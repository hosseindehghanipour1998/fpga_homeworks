==> flow/design.v <==
`timescale 1ns / 1ps
module Q4(clk , reset , A1,A2,A3,A4,Sum );
	input clk , reset ;
	input [9:0] A1 , A2 , A3 , A4 ;
	output reg [11:0] Sum ;
	reg [11:0] p1 , p2 ;
	always@ ( posedge clk ) begin
		if ( reset ) begin
			p1 <= 0 ;
			Sum <= 0 ;
		end 
		else begin
			p1 <= A1 + A2 + A3 + A4 ;
			p2 <= p1 ;
			Sum <= p2 ;
		end
	end 
endmodule
==> Step by step through the tools: Q4 <==
Tool output for the design above, in the order of the flow.
Line numbers count from 1 in the design file above.
Operators carry their Yosys type and port widths (W data, S select, Z words).
Library cell names are shortened.
{ "setup": {"design": "Q4", "clock": "clk", "cell_library": "sky130hd", "lib_corner": "tt_025C_1v80"} }

==> Word level <==
Source: Yosys, flattened and elaborated, memories not mapped. Widths are those after wreduce; folded enables and synchronous resets count as part of the registers. Registers that Yosys merges into a memory's read port (data or address) are not register bits. Print and check cells do not count. Equal cells are merged and count once.
{ "bits": {"inputBits": 42, "register_bits": 36, "clocked_rd_ports_x_width": 0, "mem_bits_rw": 0, "out_inout_bits": 12, "mem_bits_ro": 0, "word_cells": 6, "memories": 0, "latch_bits": 0} }
{ "op_classes": {"n_reduce_logical": 0, "eq_ne": 0, "n_mux": 0, "div": 0, "mul": 0, "addsub": 3, "logic": 0, "shifts": 0, "compare": 0} }
{ "ops": {"columns": ["cell", "count"], "rows": [
  ["$add A11 B10 Y12", 1],
  ["$add A12 B10 Y12", 1],
  ["$add A10 B10 Y11", 1]
]} }

==> Longest topological paths <==
Depth = most cells in a row (Yosys ltp): at word level without a register or memory, in the mapped netlist without a sequential cell, where the memories' decode and read muxes count.
{ "logic_depth": {"word_depth": 3, "abc_area": 0, "mapped_depth": 12, "depth_no_buf": 12} }

==> Synthesis result <==
Source: synth_stat.txt of the flow (Yosys; design flattened, memories mapped). It holds for the ABC_AREA given above (unset counts as 0); a run with the other value may have another netlist.
Totals and module areas in this step are rounded.
{ "mapped": {"cell_count": 195, "seqArea_um2": 840.8, "n_buf": 3, "ff_cells": 36, "yosys_area_um2": 2012} }
{ "by_type": {"columns": ["cell_type", "count", "type_area_um2"], "rows": [
  ["dfxtp_1", 24, 480.461],
  ["fa_1", 20, 400.384],
  ["edfxtp_1", 12, 360.346],
  ["inv_1", 57, 213.955],
  ["ha_1", 11, 137.632],
  ["nor2b_1", 18, 112.608],
  ["nor2_1", 9, 33.782],
  ["o21ai_0", 6, 30.029],
  ["a21oi_1", 5, 25.024],
  ["nor3_1", 5, 25.024],
  ["a21o_1", 3, 22.522],
  ["nand2_1", 5, 18.768],
  ["xnor2_1", 2, 17.517],
  ["a211oi_1", 2, 15.014],
  ["nor3b_1", 2, 15.014],
  ["a211oi_2", 1, 12.512],
  ["o31ai_2", 1, 12.512],
  ["clkbuf_1", 3, 11.261]
]} }
Not listed: further types 8, cells in them 9.

==> Path before layout <==
Source: OpenSTA report_checks on the synthesized netlist (no wires, ideal clock, input and output delay 20% of the period each), path of least setup slack; recovery checks are left aside. Register names are those of the netlist, which keeps one name where synthesis merged equal registers.
{ "synth_path": {"kind": "in2reg", "from": "input port A1[2]", "to": "register p1[8]", "t_first_pin_ns": 0.742, "stages": 10, "n_path_buf": 0, "t_required_ns": 3.587, "setup_ns": 0.123, "clock_period_ns": 3.71, "path_slack_ns": 0.386, "arrival_time_ns": 3.200, "delay_ns": 2.581, "in_delay_ns": 0.742, "period_less_setup_slack_ns": 3.324} }
"delay_ns" is the arrival time less input delay plus setup time.
"stages" counts driving pins, that of a launching flip-flop among them; a cell with two outputs on the path counts twice.
"period_less_setup_slack_ns" is the clock period less the worst setup slack; recovery checks do not enter. This is arithmetic on one report: input and output delays are still those of the set period (20% each).
The rows between start and end are the longest chain of elaborated cells between them; the timing report does not say that the signal goes this way. Where chains are equally long, one stands for them.
Each line given opens the expression or statement behind the cell; cells for indexed reads and writes are added by Yosys, which also makes memories of some case tables.
{ "synth_between": {"path_cell_list": "inv_1 -> fa_1 -> fa_1 -> inv_1 -> ha_1 -> a211oi_2 -> o21ai_1 -> a21o_1 -> o31ai_2 -> mux2_1", "elab_chain_len": 3, "cells_between": 3, "lines_between": 1, "cone_classes": "3 x add/sub"} }
{ "synth_rtl": {"columns": ["item", "line_no", "rtl"], "rows": [
  ["from (decl)", 4, "input [9:0] A1 , A2 , A3 , A4 ;"],
  ["$add A10 B10 Y11", 13, "p1 <= A1 + A2 + A3 + A4 ;"],
  ["$add A11 B10 Y12", 13, null],
  ["$add A12 B10 Y12", 13, null],
  ["to (assign)", 9, "p1 <= 0 ;"],
  ["to (assign)", 13, null],
  ["to (decl)", 6, "reg [11:0] p1 , p2 ;"]
]} }

==> Path in the finished layout <==
Path of least setup slack in the final report of stored run 1 (OpenROAD, finished layout, wires in). Where an end is a register, its clock arrival counts in the times.
{ "layout_path": {"kind": "in2reg", "from": "input port A2[5]", "to": "register p1[8]", "t_required_ns": 2.06, "clock_period_ns": 1.9, "stages": 9, "in_delay_ns": 0.38, "path_slack_ns": -0.79, "arrival_time_ns": 2.85, "t_first_pin_ns": 0.38, "n_path_buf": 1, "setup_ns": 0.11} }
The rows between start and end are the longest chain of elaborated cells between them; the timing report does not say that the signal goes this way. Where chains are equally long, one stands for them.
{ "layout_between": {"path_cell_list": "clkdlybuf4s50_1 -> inv_1 -> fa_2 -> fa_1 -> inv_2 -> ha_4 -> a21o_1 -> o31ai_2 -> mux2_1", "elab_chain_len": 3, "cells_between": 3, "lines_between": 1, "cone_classes": "3 x add/sub"} }
{ "layout_rtl": {"columns": ["item", "line_no", "rtl"], "rows": [
  ["from (decl)", 4, "input [9:0] A1 , A2 , A3 , A4 ;"],
  ["$add A10 B10 Y11", 13, "p1 <= A1 + A2 + A3 + A4 ;"],
  ["$add A11 B10 Y12", 13, null],
  ["$add A12 B10 Y12", 13, null],
  ["to (assign)", 9, "p1 <= 0 ;"],
  ["to (assign)", 13, null],
  ["to (decl)", 6, "reg [11:0] p1 , p2 ;"]
]} }

## Implementation results

Module Q4, platform sky130hd: 2 stored runs of the flow (Yosys, OpenROAD) with differing settings, in no particular order. Input and output delays are each 20% of the period that was set; the output load is 0.01 pF.
"timing.achieved_period_ns" is the run's clock period less its worst setup slack. It is reckoned from that one timing run; input and output delays stay at 20% of the period that was set.
Results are given in rounded form.

Stored run 1
==> flow/run.sh <==
#!/bin/bash
# the make line also repeats the synthesis and layout settings of config.mk as NAME=value (left out here)
make -C /OpenROAD-flow-scripts/flow DESIGN_CONFIG=/design/flow/config.mk WORK_HOME=/design/flow/orfs CLKGATE_MAP_FILE= finish
==> flow/config.mk <==
export PLATFORM = sky130hd
export DESIGN_NAME = Q4
export DESIGN_NICKNAME = Q4
export VERILOG_FILES = /design/flow/design.v
export SDC_FILE = /design/flow/constraint.sdc
export NUM_CORES = 4
export LEC_CHECK = 0
export CAP_MARGIN = 20
export CELL_PAD_IN_SITES_DETAIL_PLACEMENT = 0
export CELL_PAD_IN_SITES_GLOBAL_PLACEMENT = 1
export CORE_MARGIN = 2
export CORE_UTILIZATION = 29
export GPL_ROUTABILITY_DRIVEN = 0
export HOLD_SLACK_MARGIN = 0.03
export SETUP_SLACK_MARGIN = -0.18
export SLEW_MARGIN = 20
export TNS_END_PERCENT = 10
==> flow/constraint.sdc <==
create_clock -name core_clock -period 1.9 [get_ports {clk}]
set_input_delay 0.3800 -clock core_clock [delete_from_list [all_inputs] [get_ports {clk}]]
set_output_delay 0.3800 -clock core_clock [all_outputs]
set_load 0.01 [all_outputs]

==> results of stored run 1, as JSON <==
{
  "synthesis_area_um2": 2012,
  "timing.achieved_period_ns": 2.686,
  "finalUtil_pct": 47.7,
  "worstSetupSlack_ns": -0.786,
  "total_die_area_um2": 7620,
  "timing.hold.ws_ns": 0.404
}

Stored run 2
==> flow/run.sh <==
#!/bin/bash
# the make line also repeats the synthesis and layout settings of config.mk as NAME=value (left out here)
make -C /OpenROAD-flow-scripts/flow DESIGN_CONFIG=/design/flow/config.mk WORK_HOME=/design/flow/orfs CLKGATE_MAP_FILE= finish
==> flow/config.mk <==
export PLATFORM = sky130hd
export DESIGN_NAME = Q4
export DESIGN_NICKNAME = Q4
export VERILOG_FILES = /design/flow/design.v
export SDC_FILE = /design/flow/constraint.sdc
export NUM_CORES = 4
export LEC_CHECK = 0
export CAP_MARGIN = 35
export CORE_MARGIN = 3
export CORE_UTILIZATION = 28
export CTS_CLUSTER_DIAMETER = 43
export MIN_ROUTING_LAYER = met2
export PLACE_DENSITY_LB_ADDON = 0.23
export SLEW_MARGIN = 0
==> flow/constraint.sdc <==
create_clock -name core_clock -period 2.08 [get_ports {clk}]
set_input_delay 0.4160 -clock core_clock [delete_from_list [all_inputs] [get_ports {clk}]]
set_output_delay 0.4160 -clock core_clock [all_outputs]
set_load 0.01 [all_outputs]

==> results of stored run 2, as JSON <==
{
  "finalUtil_pct": 47.0,
  "synthesis_area_um2": 2012,
  "timing.hold.ws_ns": 0.403,
  "total_die_area_um2": 8238,
  "timing.achieved_period_ns": 2.727,
  "worstSetupSlack_ns": -0.647
}
