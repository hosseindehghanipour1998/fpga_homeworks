==> flow/design.v <==
`timescale 1ns / 1ps
module pipelined(a,b,clk,res);
	reg a_negative  = 0 ;
	reg b_negative = 0 ;
	input clk;
	input signed [31:0] a;
	input signed [31:0] b;
	output reg signed [63:0] res;
	reg [31:0] res1;
	reg [31:0] res2;
	reg [31:0] res3;
	reg [31:0] res4;
	reg [63:0] res5;
	reg [63:0] res6;
	reg [63:0] res7;
	reg [63:0] res8;
	reg [63:0] pipe1;
	reg [63:0] pipe2;
	reg [63:0] pipe3;
	reg [63:0] pipe4;
	reg [63:0] pipe5;
	reg [63:0] pipe6;
	reg [63:0] pipe7;
	reg signed [31:0] temp0a;
	reg signed [31:0] temp0b;
	reg [31:0] temp1a;
	reg [31:0] temp1b;
	reg [31:0] temp2a;
	reg [31:0] temp2b;
	reg [31:0] temp3a;
	reg [31:0] temp3b;
	reg [31:0] por32;
	reg [15:0] por16;
	reg negative = 0 ;
	always@(posedge clk)
		begin
	 temp0a = a;
	 temp0b = b;
	   if ( (temp0b * temp0a ) < 0 )begin
			negative = 1 ;
		end
		if ( temp0a < 0 )begin
			temp0a = (temp0a * -1) ;
			a_negative = 1 ;
		end 
		if ( temp0b < 0 ) begin
			temp0b = (temp0b * -1) ;
			b_negative = 1 ;
		end 
		por32=32'b00000000000000000000000000000000;
		por16=16'b0000000000000000;
		 res1[31:0]<=temp0b[15:0] * temp0a[15:0];
		 res5[63:0]<={por32,res1};
		 pipe1<=res5;
		 pipe2<=pipe1;
		 pipe3<=pipe2;
		 temp1a<=temp0a;
		 temp1b<=temp0b;
		 res2[31:0]<=temp1b[15:0] * temp1a[31:16];
		 res6[63:0]<={por16,res2,por16};
		 pipe4<=res6;
		 pipe5<=pipe4;
		 temp2a<=temp1a;
		 temp2b<=temp1b;
		 res3[31:0]<=temp2b[31:16] * temp2a[15:0];
		 res7[63:0]<={por16,res3,por16};
		 pipe6<=res7;
		 temp3a<=temp2a;
		 temp3b<=temp2b;
		 res4[31:0]<=temp3b[31:16] * temp3a[31:16];
		 res8[63:0]<={res4,por32};
		 res = pipe3 + pipe5 + pipe6 + res8;
		 if (  negative == 1  )begin				
				res = res * (-1) ;
		 end	
	end
endmodule
---- Reports on pipelined ----
What the tools print for pipelined, step after step.
Lines are those of the file above, counted from 1.
Operators carry their Yosys type and port widths (W data, S select, Z words).
Cell names lack the library's common part.
A cell with -- has no value.
inputs
  top ..................................... pipelined
  clock ................................... clk
  standard-cell library ................... sky130hd
  corner .................................. tt_025C_1v80

---- After elaboration ----
Yosys after proc, flatten, opt, wreduce and memory -nomap, before mapping. Enables and synchronous resets that opt folds into registers are not counted as muxes. Memory bits, and registers merged into a memory's read port (data or address), are not among the register bits. Print and check cells are not counted. Equal cells are merged and count once.
storage and ports
  bits in registers ....................... 705
  bits of input ports ..................... 65
  output and inout port bits .............. 64
  elaborated cells ........................ 40
cells by class
  $add $sub $neg .......................... 6
  multiply operators ...................... 5
  $lt $le $gt $ge ......................... 3
  muxes and demuxes ....................... 4
operators by type and width
  operator               count
  $mul A16 B16 Y32       4
  $mul A32 B32 Y32       1
  $lt A32 B1 Y1 const B  3
  $neg A32 Y32           2
  $add A50 B64 Y64       1
  $neg A64 Y64           1
  $mux W64               1
  $mux W32               2
  $add A49 B48 Y50       1
  $add A32 B48 Y49       1
  $mux W1                1

---- Longest topological paths ----
Longest topological path by Yosys (ltp), each cell counted once; first at word level (registers and memories cut), then after technology mapping (sequential cells cut; the memories' decode and read muxes count).
logic depth
  depth after elaboration ................. 5
  ABC_AREA ................................ 0
  gate-level depth with buffers ........... 35
  depth with buffers taken out ............ 32

---- After synthesis ----
Yosys stat after the flow's synthesis: flattened, memories mapped to cells. It holds for the ABC_AREA given above (unset counts as 0); a run with the other value may have another netlist.
The area totals of this step are shown rounded.
synthesis totals
  cells in the netlist .................... 6968
  synthesis area .......................... 0.0672 mm^2
  sequential part of the area ............. 0.0132 mm^2
  flip-flops .............................. 657
  buffer cells ............................ 265
cells by type
  cell type  count
  fa_1       1216
  dfxtp_1    657
  ha_1       597
  inv_1      1391
  and2_1     602
  nand2_1    956
  xnor2_1    239
  clkbuf_1   251
  xor2_1     96
  nor2_1     200
  a21oi_1    116
  o21ai_0    107
  a21o_1     53
  o31ai_1    37
  o21a_1     29
  nand2b_1   33
  nand3_1    34
  nor3_1     29
Other cell types: 69; their cells: 325.

---- Path before layout ----
OpenSTA on the mapped netlist: ideal clock, no wires. The path of least setup slack (recovery checks aside). Input and output delay are each 20% of the period. Register names are those of the netlist, which keeps one name where synthesis merged equal registers.
timing path after synthesis
  path type ............................... in2reg
  start point ............................. input b[0]
  end point ............................... register res1[31]
  period .................................. 8.49 ns
  time at the first pin ................... 1.698 ns
  arrival ................................. 8.992 ns
  required time ........................... 8.418 ns
  path slack .............................. -0.574 ns
  delay of the path ....................... 7.366 ns
  stages .................................. 34
  period reached after synthesis .......... 9.064 ns
"delay of the path" is the arrival time less input delay plus setup time.
"stages" counts driving pins, that of a launching flip-flop among them; a cell with two outputs on the path counts twice.
"period reached after synthesis" = period - worst setup slack (recovery checks aside). The figure is calculated, with input and output delays left at 20% of the set period.
Between the ends stands the longest chain of elaborated cells between them, by number of cells; it is not shown to be the way that was timed. Of several equally long chains one is given.
Each line given opens the expression or statement behind the cell; cells for indexed reads and writes are added by Yosys, which also makes memories of some case tables.
between the ends, after synthesis
  cells stage by stage .................... clkbuf_1 > inv_1 > clkbuf_1 > ha_1 > nand2_1 > or3_1 > nand2b_1 > or2_2 > o21ai_0 > xor2_1 > inv_1 > clkbuf_1 > nand2_1 > fa_1 > fa_1 > inv_1 > fa_1 > fa_1 > inv_1 > fa_1 > fa_1 > inv_1 > ha_1 > a21o_1 > a21o_1 > a21oi_1 > nand2_1 > o21ai_0 > o21ba_2 > a211o_1 > nand2_1 > a21bo_2 > a21oi_1 > xnor2_1
  cells in the longest elaborated chain ... 3
  elaborated cells between the ends (all ways) .. 4
  source lines of those cells ............. 3
  classes of those cells .................. add/sub: 1; mul: 1; compare: 1; mux: 1
RTL lines, path after synthesis
  element             line  source
  start: declaration  7     input signed [31:0] b;
  $neg A32 Y32        47    temp0b = (temp0b * -1) ;
  $mux W32            46    if ( temp0b < 0 ) begin
  $mul A16 B16 Y32    52    res1[31:0]<=temp0b[15:0] * temp0a[15:0];
  end: assignment     52
  end: declaration    9     reg [31:0] res1;

---- Worst path after layout ----
From the final timing report of flow run 1: the path of least setup slack in the routed layout; clock arrival at registers is part of the times.
timing path post-layout
  path type ............................... in2reg
  start point ............................. input b[23]
  end point ............................... register res[63]
  period .................................. 19.1 ns
  time at the first pin ................... 3.82 ns
  arrival ................................. 13.53 ns
  required time ........................... 19.74 ns
  path slack .............................. 6.21 ns
  stages .................................. 24
Between the ends stands the longest chain of elaborated cells between them, by number of cells; it is not shown to be the way that was timed. Of several equally long chains one is given.
between the ends, post-layout
  cells stage by stage .................... clkdlybuf4s50_1 > nand2_1 > fa_1 > inv_1 > fa_1 > fa_1 > inv_1 > fa_1 > inv_1 > fa_1 > fa_1 > fa_1 > fa_1 > ha_1 > a2111oi_2 > o21ai_0 > o22ai_1 > xnor2_1 > buf_4 > nand2b_2 > buf_4 > clkinv_1 > a41oi_1 > xnor2_1
  cells in the longest elaborated chain ... 4
  elaborated cells between the ends (all ways) .. 4
  source lines of those cells ............. 2
  classes of those cells .................. mul: 1; compare: 1; mux: 2
RTL lines, path post-layout
  element             line  source
  start: declaration  7     input signed [31:0] b;
  $mul A32 B32 Y32    39    if ( (temp0b * temp0a ) < 0 )begin
  $lt A32 B1 Y1       39
  $mux W1             39
  $mux W64            73    if ( negative == 1 )begin
  end: assignment     72    res = pipe3 + pipe5 + pipe6 + res8;
  end: assignment     74    res = res * (-1) ;
  end: declaration    8     output reg signed [63:0] res;

FLOW RESULTS
============

Measured data: module pipelined, platform sky130hd, 2 stored runs of the flow under differing settings, order arbitrary. Input and output delays are each 20% of the period that was set; the output load is 0.01 pF.
By "reached clock period" is meant the clock period of the run minus its worst setup slack. This is arithmetic on one report: input and output delays are still those of the set period (20% each).
Values from the reports are rounded here.

======== flow run 1 ========
==> flow/run.sh <==
#!/bin/bash
# the make line also repeats the synthesis and layout settings of config.mk as NAME=value (left out here)
make -C /OpenROAD-flow-scripts/flow DESIGN_CONFIG=/design/flow/config.mk WORK_HOME=/design/flow/orfs CLKGATE_MAP_FILE= finish
==> flow/config.mk <==
export PLATFORM = sky130hd
export DESIGN_NAME = pipelined
export DESIGN_NICKNAME = pipelined
export VERILOG_FILES = /design/flow/design.v
export SDC_FILE = /design/flow/constraint.sdc
export NUM_CORES = 4
export LEC_CHECK = 0
export CAP_MARGIN = 40
export CELL_PAD_IN_SITES_DETAIL_PLACEMENT = 0
export CELL_PAD_IN_SITES_GLOBAL_PLACEMENT = 0
export CORE_ASPECT_RATIO = 0.59
export CORE_MARGIN = 6
export CORE_UTILIZATION = 26
export CTS_CLUSTER_DIAMETER = 204
export CTS_CLUSTER_SIZE = 67
export GPL_ROUTABILITY_DRIVEN = 1
export HOLD_SLACK_MARGIN = 0.08
export PLACE_DENSITY_LB_ADDON = 0.06
export SETUP_SLACK_MARGIN = 2.25
export SLEW_MARGIN = 35
export TNS_END_PERCENT = 50
==> flow/constraint.sdc <==
create_clock -name core_clock -period 19.1 [get_ports {clk}]
set_input_delay 3.8200 -clock core_clock [delete_from_list [all_inputs] [get_ports {clk}]]
set_output_delay 3.8200 -clock core_clock [all_outputs]
set_load 0.01 [all_outputs]

-------- measured, flow run 1 --------
  worst hold slack in the final report .... 0.236 ns
  reached clock period .................... 12.888 ns
  final utilization ....................... 28.7%
  die area ................................ 0.271 mm^2
  synthesis area .......................... 0.0672 mm^2
  setup slack of the worst path ........... 6.21 ns

======== flow run 2 ========
==> flow/run.sh <==
#!/bin/bash
# the make line also repeats the synthesis and layout settings of config.mk as NAME=value (left out here)
make -C /OpenROAD-flow-scripts/flow DESIGN_CONFIG=/design/flow/config.mk WORK_HOME=/design/flow/orfs CLKGATE_MAP_FILE= finish
==> flow/config.mk <==
export PLATFORM = sky130hd
export DESIGN_NAME = pipelined
export DESIGN_NICKNAME = pipelined
export VERILOG_FILES = /design/flow/design.v
export SDC_FILE = /design/flow/constraint.sdc
export NUM_CORES = 4
export LEC_CHECK = 0
export ABC_AREA = 0
export CAP_MARGIN = 15
export CELL_PAD_IN_SITES_DETAIL_PLACEMENT = 2
export CORE_MARGIN = 7
export CORE_UTILIZATION = 59
export GPL_TIMING_DRIVEN = 1
export PLACE_DENSITY = 0.59
export SETUP_SLACK_MARGIN = 1.35
export SLEW_MARGIN = 20
==> flow/constraint.sdc <==
create_clock -name core_clock -period 15.1 [get_ports {clk}]
set_input_delay 3.0200 -clock core_clock [delete_from_list [all_inputs] [get_ports {clk}]]
set_output_delay 3.0200 -clock core_clock [all_outputs]
set_load 0.01 [all_outputs]

-------- flow run 2 --------
  incomplete, placement halted on DPL-0033
