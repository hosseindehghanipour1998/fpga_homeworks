==> flow/design.v <==
`timescale 1ns / 1ps
module Q1S(a,b,clk,res);
	input clk;
	input [31:0] a;
	input [31:0] b;
	output [63:0] res;
	reg [31:0] result1;
	reg [31:0] result2;
	reg [31:0] result3;
	reg [31:0] result4;
	reg [63:0] result5;
	reg [63:0] result6;
	reg [63:0] result7;
	reg [63:0] result8;
	reg [63:0] pipe1;
	reg [63:0] pipe2;
	reg [63:0] pipe3;
	reg [63:0] pipe4;
	reg [63:0] pipe5;
	reg [63:0] pipe6;
	reg [63:0] pipe7;
	reg [31:0] temp0a;
	reg [31:0] temp0b;
	reg [31:0] temp1a;
	reg [31:0] temp1b;
	reg [31:0] temp2a;
	reg [31:0] temp2b;
	reg [31:0] temp3a;
	reg [31:0] temp3b;
	reg [31:0] por32;
	reg [15:0] por16;
	always@(posedge clk)
		begin
		temp0a = a;
		temp0b = b;
		por32 = 0;
		por16 = 0;
		 result1[31:0]<=temp0b[15:0] * temp0a[15:0];
		 result5[63:0]<={por32,result1};
		 pipe1<=result5;
		 pipe2<=pipe1;
		 pipe3<=pipe2;
		 temp1a<=temp0a;
		 temp1b<=temp0b;
		 result2[31:0]<=temp1b[15:0] * temp1a[31:16];
		 result6[63:0]<={por16,result2,por16};
		 pipe4<=result6;
		 pipe5<=pipe4;
		 temp2a<=temp1a;
		 temp2b<=temp1b;
		 result3[31:0]<=temp2b[31:16] * temp2a[15:0];
		 result7[63:0]<={por16,result3,por16};
		 pipe6<=result7;
		 temp3a<=temp2a;
		 temp3b<=temp2b;
		 result4[31:0]<=temp3b[31:16] * temp3a[31:16];
		 result8[63:0]<={result4,por32};
	end
	assign res = pipe3 + pipe5 + pipe6 + result8 ;
endmodule
Reports on Q1S:

Tool output for the design above, in the order of the flow.
Lines are those of the file above, counted from 1.
Operators: Yosys type, input widths -> output width; for muxes data width and select width s.
Cell names lack the library's common part.
Not given: -

* top module: Q1S
* clock port: clk
* cell library: sky130hd
* timing corner: tt_025C_1v80

Word-level counts:

Counts by Yosys on the flattened word-level netlist (proc, flatten, opt, wreduce; memories kept). Register bits leave out memories and registers merged into their read ports (data or address); mux counts leave out enables and synchronous resets folded into registers. Print and check cells are left out. Cells with the same type and inputs are merged into one.

* RAM bits: 0
* output and inout bits: 64
* flip-flop bits (word level): 640
* memories kept: 0
* input bits: 65
* clocked read ports x word width: 0
* latch bits: 0
* memory bits (read-only): 0

* bitwise operators: 0
* multiplexer cells: 0
* equal/unequal tests: 0
* add/sub/neg operators: 3
* order comparisons: 0
* reductions and logical operators: 0
* multiply operators: 4
* shifts and indexed selects: 0
* div/mod/pow operators: 0

Operators with widths (number)
* $mul 16x16->32: 4
* $add 50x64->64: 1
* $add 49x48->50: 1
* $add 32x48->49: 1

Depth:

Yosys ltp: most cells in a row. Word level: on the elaborated netlist, between registers, memories and ports. Mapped: between sequential cells and ports; inverters and the memories' decode and read muxes count.

* depth after elaboration: 3
* ABC_AREA: 1
* gate-level depth with buffers: 28
* mapped depth without buffers: 26

Mapped cells and area:

Source: synth_stat.txt of the flow (Yosys; design flattened, memories mapped). It holds for the ABC_AREA given above (unset counts as 0); a run with the other value may have another netlist.

Cell types
* fa_1: number 809, total area 1.62E+04 sq um
* dfxtp_1: number 592, total area 1.19E+04 sq um
* nand2_1: number 1810, total area 6.79E+03 sq um
* inv_1: number 1720, total area 6.46E+03 sq um
* ha_1: number 448, total area 5.61E+03 sq um
* clkbuf_1: number 256, total area 960.922 sq um
* a21oi_1: number 151, total area 755.725 sq um
* nand3_1: number 151, total area 755.725 sq um
* nor2_1: number 186, total area 698.17 sq um
* xor2_1: number 74, total area 648.122 sq um
* o21ai_0: number 73, total area 365.35 sq um
* nand4_1: number 52, total area 325.312 sq um
* xnor2_1: number 20, total area 175.168 sq um
* nor3_1: number 33, total area 165.158 sq um
* buf_4: number 16, total area 120.115 sq um
* o21a_1: number 12, total area 90.086 sq um
* nor2_2: number 13, total area 81.328 sq um
* o21bai_1: number 9, total area 67.565 sq um

Other cell types: 14; their cells: 53.

* sequential part of the area: 11851.4 sq um
* cell count: 6478
* flip-flops: 592
* synthesis area: 52497.8 sq um
* buffers: 272

Timing after synthesis:

OpenSTA on the mapped netlist: ideal clock, no wires. The path of least setup slack (recovery checks aside). Input and output delay are each 20% of the period. Register names are those of the netlist, which keeps one name where synthesis merged equal registers.

* path type: input to register
* start point: in b[10]
* end point: reg result1[29]
* path buffers: 2
* period: 7760 ps
* time at the first pin: 1552 ps
* data arrival time: 6396 ps
* required time: 7648 ps
* slack: 1251 ps
* stages on the path: 21
* path delay: 4956 ps
* setup time: 112 ps
* synthesis period reached: 6509 ps

"path delay" is the arrival time less input delay plus setup time.
"stages on the path" counts driving pins, that of a launching flip-flop among them; a cell with two outputs on the path counts twice.
"synthesis period reached" = period - worst setup slack (recovery checks aside). The figure is calculated, with input and output delays left at 20% of the set period.
Between the ends stands the longest chain of elaborated cells between them, by number of cells; it is not shown to be the way that was timed. Of several equally long chains one is given.
Each line given opens the expression or statement behind the cell; cells for indexed reads and writes are added by Yosys, which also makes memories of some case tables.

* path through: clkbuf_1 > clkbuf_1 > nand2_1 > fa_1 > fa_1 > fa_1 > fa_1 > inv_1 > fa_1 > inv_1 > fa_1 > inv_1 > ha_1 > nand2_1 > inv_1 > a21boi_0 > nand3_1 > nand2_1 > nand3b_1 > nand2_1 > nand2_1
* length of the longest elaborated chain: 1
* elaborated cells between the ends (all ways): 1

RTL lines, path after synthesis
* start, declared: RTL line 5 `input [31:0] b;`
* $mul 16x16->32: RTL line 38 `result1[31:0]<=temp0b[15:0] * temp0a[15:0];`
* end, assigned: RTL line 38
* end, declared: RTL line 7 `reg [31:0] result1;`

Path in the finished layout:

From the final timing report of entry A: the path of least setup slack in the routed layout; clock arrival at registers is part of the times.
The report prints the path's times to 10 ps; the period is as set.

* path type: input to register
* start point: in a[1]
* end point: reg result1[29]
* period: 9940 ps
* data arrival time: 8110 ps
* path buffers: 1
* required time: 10510 ps
* slack: 2400 ps
* stages on the path: 19
* setup time: 100 ps
* time at the first pin: 1990 ps

Between the ends stands the longest chain of elaborated cells between them, by number of cells; it is not shown to be the way that was timed. Of several equally long chains one is given.

* path through: clkdlybuf4s50_1 > nand2_1 > fa_1 > fa_1 > fa_1 > inv_1 > fa_1 > fa_1 > inv_1 > fa_1 > inv_1 > ha_1 > a21oi_1 > a21boi_0 > nand3_1 > nand2_1 > nand3b_1 > nand2_1 > nand2_1
* length of the longest elaborated chain: 1
* elaborated cells between the ends (all ways): 1

RTL lines, path post-layout
* start, declared: RTL line 4 `input [31:0] a;`
* $mul 16x16->32: RTL line 38 `result1[31:0]<=temp0b[15:0] * temp0a[15:0];`
* end, assigned: RTL line 38
* end, declared: RTL line 7 `reg [31:0] result1;`

==> runs of Q1S <==
Top module Q1S; platform sky130hd; tools Yosys and OpenROAD; 2 stored runs in no particular order. Input and output delays are each 20% of the period that was set; the output load is 0.01 pF.
"achieved period" = clock period - worst setup slack. The figure is calculated, with input and output delays left at 20% of the set period.
"worst setup path time" = time allowed to the worst setup path (clock period - input delay - output delay, where it has them) - its slack; a late launch clock adds to it, a late capture clock takes from it.
"worst setup path time" is known to 10 ps.

### Entry A

Settings: `period_ns=9.94`, `CORE_UTILIZATION=31`, `SETUP_SLACK_MARGIN=1.62`, `PLACE_DENSITY_LB_ADDON=0.12`, `HOLD_SLACK_MARGIN=0.19`, `CORE_ASPECT_RATIO=0.88`, `CORE_MARGIN=4`, `CELL_PAD_IN_SITES_GLOBAL_PLACEMENT=0`, `CELL_PAD_IN_SITES_DETAIL_PLACEMENT=1`, `ABC_AREA=1`, `CTS_CLUSTER_SIZE=97`, `MIN_ROUTING_LAYER=met2`, `MAX_ROUTING_LAYER=met4`, `CAP_MARGIN=20`, `SLEW_MARGIN=20`

- Chip area in the Yosys report: 52497.8 sq um
- Area of the die: 176010.0 sq um
- Standard-cell area after layout: 58199.6 sq um
- Post-route utilization: 0.346
- Setup slack of the worst path: 2400 ps
- Total negative slack: 0 ps
- Worst-case hold slack: 299 ps
- Achieved period: 7540 ps
- Worst setup path time: 5550 ps
- Kind of the worst setup path: input to register

### Entry B

Settings: `period_ns=12.6`, `CORE_UTILIZATION=39`, `SETUP_SLACK_MARGIN=3.72`, `PLACE_DENSITY_LB_ADDON=0.02`, `CORE_ASPECT_RATIO=0.8`, `TNS_END_PERCENT=25`, `GPL_ROUTABILITY_DRIVEN=0`, `CTS_CLUSTER_DIAMETER=59`, `CAP_MARGIN=15`, `MIN_ROUTING_LAYER=met1`, `CORE_MARGIN=2`, `SLEW_MARGIN=20`

- Chip area in the Yosys report: 47934.7 sq um
- Area of the die: 125747.0 sq um
- Standard-cell area after layout: 53401.2 sq um
- Post-route utilization: 0.436
- Setup slack of the worst path: 4062 ps
- Total negative slack: 0 ps
- Worst-case hold slack: 305 ps
- Achieved period: 8538 ps
- Worst setup path time: 6020 ps
- Kind of the worst setup path: input to register
